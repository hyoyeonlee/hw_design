==> flow/design.v <==
`timescale 1ns/1ps
module DUT_power_of_eight(
        input           i_clock,
        input           i_reset_async_n,
        input  [ 3:0]   i_value,
        input           i_status,
        output [60:0]   o_value,
        output          o_status
);
wire [60:0] d2;
wire [60:0] d4;
wire [60:0] d8;
reg [60:0] r2;
reg [60:0] r4;
reg [60:0] r8;
reg [ 2:0] r_status;
always @(posedge i_clock or negedge i_reset_async_n) begin
        if(!i_reset_async_n)begin
                r_status <= 3'd0;
        end else begin
                r_status = {r_status[1:0],i_status};
        end
end
always @(posedge i_clock or negedge i_reset_async_n) begin
        if(!i_reset_async_n)begin
                r2 <= 61'd0;
                r4 <= 61'd0;
                r8 <= 61'd0;
        end else begin
                r2 <= d2;
                r4 <= d4;
                r8 <= d8;
        end
end
assign d2 = i_value * i_value;
assign d4 = r2 * r2;
assign d8 = r4 * r4;
assign o_status = r_status[2];
assign o_value = r8;
endmodule
# From RTL to reports: DUT_power_of_eight
# Tool output for the design above, in the order of the flow.
# Lines are those of the file above, counted from 1.
# Library cell names are shortened.
# Not given: --
[setup]
top = "DUT_power_of_eight"
clk_port = "i_clock"
lib = "sky130hd"
pvt_corner = "tt_025C_1v80"

# Word-level counts
# Counts by Yosys on the flattened word-level netlist (proc, flatten, opt, wreduce; memories kept). Register bits leave out memories and registers merged into their read ports (data or address); mux counts leave out enables and synchronous resets folded into registers. Print and check cells are left out. Cells with the same type and inputs are merged into one.
[classes]
n_mul = 3
[ops]
columns = ["op", "n"]
rows = [
  ["multiplier 61 x 61 -> 61 bit", 1],
  ["multiplier 8 x 8 -> 16 bit", 1],
  ["multiplier 4 x 4 -> 8 bit", 1],
]
[bits]
wordCells = 7
regBits = 133
input_bits = 7
output_inout_bits = 62

# Logic depth
# Longest topological path by Yosys (ltp), each cell counted once; first at word level (registers and memories cut), then after technology mapping (sequential cells cut; the memories' decode and read muxes count).
[depth]
word_depth = 1
abc_area = 0
depth_mapped = 27
ltp_nobuf = 26

# Netlist
# Yosys stat after the flow's synthesis: flattened, memories mapped to cells. It holds for the ABC_AREA given above (unset counts as 0); a run with the other value may have another netlist.
# The area totals of this step are shown rounded.
[synth_totals]
flip_flops = 55
n_buf = 54
mapped_cells = 1049
synth_area_um2 = 9840
sequential_area_um2 = 1380
[types]
columns = ["type", "n", "type_area_um2"]
rows = [
  ["fa_1", 132, 2.64E+03],
  ["ha_1", 190, 2377.28],
  ["dfrtp_1", 55, 1376.32],
  ["inv_1", 296, 1.11E+03],
  ["and2_1", 72, 450.432],
  ["xnor2_1", 30, 262.752],
  ["nand2_1", 65, 243.984],
  ["buf_4", 30, 225.216],
  ["a21o_1", 20, 150.144],
  ["a21oi_1", 30, 150.144],
  ["xor2_1", 14, 122.618],
  ["nor2b_1", 14, 87.584],
  ["clkbuf_1", 23, 86.333],
  ["o21ai_0", 13, 65.062],
  ["nor2_1", 13, 48.797],
  ["nand4_1", 6, 37.536],
  ["o21bai_1", 4, 30.029],
  ["a2111oi_4", 1, 27.526],
]
# Other cell types: 27; their cells: 41.

# Timing after synthesis
# Source: OpenSTA report_checks on the synthesized netlist (no wires, ideal clock, input and output delay 20% of the period each), path of least setup slack; recovery checks are left aside. Register names are those of the netlist, which keeps one name where synthesis merged equal registers.
[synth_timing]
kind = "register -> register"
startpoint = "reg r4[4]"
endpoint = "reg r8[31]"
n_path_buf = 1
t_first_pin_ps = 0
setup_ps = 135
path_stages = 25
required_ps = 7025
slack_ps = 648
path_delay_ps = 6512
clock_period_ps = 7160
arrival_ps = 6377
period_less_setup_slack_ps = 6512
# "path_delay_ps" is the arrival time less input delay plus setup time.
# "path_stages" counts driving pins, that of a launching flip-flop among them; a cell with two outputs on the path counts twice.
# "period_less_setup_slack_ps" = period - worst setup slack (recovery checks aside). The figure is calculated, with input and output delays left at 20% of the set period.
# The rows between start and end are the longest chain of elaborated cells between them; the timing report does not say that the signal goes this way. Where chains are equally long, one stands for them.
# Each line given opens the expression or statement behind the cell; cells for indexed reads and writes are added by Yosys, which also makes memories of some case tables.
[synth_between]
path_cell_list = "dfrtp_1 -> clkbuf_1 -> and2_1 -> fa_1 -> inv_1 -> fa_1 -> inv_1 -> ha_1 -> fa_1 -> fa_1 -> inv_1 -> fa_1 -> inv_1 -> ha_1 -> ha_1 -> inv_1 -> fa_1 -> inv_1 -> ha_1 -> a21o_2 -> o21a_4 -> o21ba_2 -> nor4_2 -> o31ai_1 -> xor2_1"
elab_chain_cells = 1
cone_cells = 1
cone_lines = 1
classes_between = "mul (1)"
[synth_rtl]
columns = ["element", "line", "source"]
rows = [
  ["from (decl)", 14, "reg [60:0] r4;"],
  ["from (assign)", 27, "r4 <= 61'd0;"],
  ["from (assign)", 31, "r4 <= d4;"],
  ["multiplier 61 x 61 -> 61 bit", 37, "assign d8 = r4 * r4;"],
  ["to (assign)", 28, "r8 <= 61'd0;"],
  ["to (assign)", 32, "r8 <= d8;"],
  ["to (decl)", 15, "reg [60:0] r8;"],
]

# Timing after layout
# From the final timing report of record 1: the path of least setup slack in the routed layout; clock arrival at registers is part of the times.
# The path's times are printed in steps of 10 ps; the period is the one set.
[layout_timing]
kind = "register -> register"
startpoint = "reg r4[9]"
endpoint = "reg r8[30]"
path_stages = 28
required_ps = 4620
setup_ps = 80
arrival_ps = 6960
n_path_buf = 2
clock_period_ps = 4390
slack_ps = -2340
t_first_pin_ps = 300
# The rows between start and end are the longest chain of elaborated cells between them; the timing report does not say that the signal goes this way. Where chains are equally long, one stands for them.
[layout_between]
path_cell_list = "dfrtp_2 -> buf_6 -> and2_4 -> fa_1 -> inv_2 -> fa_2 -> inv_2 -> ha_4 -> fa_2 -> fa_1 -> inv_1 -> fa_1 -> inv_2 -> ha_4 -> ha_4 -> inv_2 -> fa_1 -> inv_2 -> ha_4 -> o21a_1 -> o21ai_2 -> nor2_2 -> o21ai_2 -> o211ai_1 -> buf_4 -> nand2_4 -> a2bb2oi_2 -> xor2_1"
elab_chain_cells = 1
cone_cells = 1
cone_lines = 1
classes_between = "mul (1)"
[layout_rtl]
columns = ["element", "line", "source"]
rows = [
  ["from (decl)", 14, "reg [60:0] r4;"],
  ["from (assign)", 27, "r4 <= 61'd0;"],
  ["from (assign)", 31, "r4 <= d4;"],
  ["multiplier 61 x 61 -> 61 bit", 37, "assign d8 = r4 * r4;"],
  ["to (assign)", 28, "r8 <= 61'd0;"],
  ["to (assign)", 32, "r8 <= d8;"],
  ["to (decl)", 15, "reg [60:0] r8;"],
]

# Settings and measured results of 2 stored flow runs for module DUT_power_of_eight (sky130hd), not sorted in any way. The constraints put input and output delay at 20% of the set period each and load the outputs with 0.01 pF.
# "worst_path_ps": the worst setup path's part of the clock period (all of it between registers, 20% less for each end at a port) less its slack. A launch clock that arrives late makes it longer, a capture clock that arrives late makes it shorter.
# "worst_path_ps" is known to 10 ps.
# Values from the reports are rounded here.

[[run]]
name = "record 1"
[run.settings]
period_ns = 4.39
CORE_UTILIZATION = 71
SETUP_SLACK_MARGIN = -0.27
CORE_ASPECT_RATIO = 0.55
CORE_MARGIN = 2
TNS_END_PERCENT = 60
GPL_ROUTABILITY_DRIVEN = 0
SLEW_MARGIN = 0
CAP_MARGIN = 20
[run.results]
total_die_area_um2 = 14900
worst_path_ps = 6730
worst_setup_path_type = "register -> register"
finalCellArea_um2 = 12400
setup_ws_ps = -2340
synth_chip_area_um2 = 9840
final_util_pct = 92.8
fin_hold_ws_ps = 357

[[run]]
name = "record 2"
[run.settings]
period_ns = 4.98
CORE_UTILIZATION = 53
PLACE_DENSITY_LB_ADDON = 0.28
CORE_ASPECT_RATIO = 1.89
CELL_PAD_IN_SITES_GLOBAL_PLACEMENT = 2
ABC_AREA = 1
CAP_MARGIN = 40
MIN_ROUTING_LAYER = "met1"
CORE_MARGIN = 2
SLEW_MARGIN = 20
[run.results]
outcome = "not finished: placement ended with error FLW-0024"
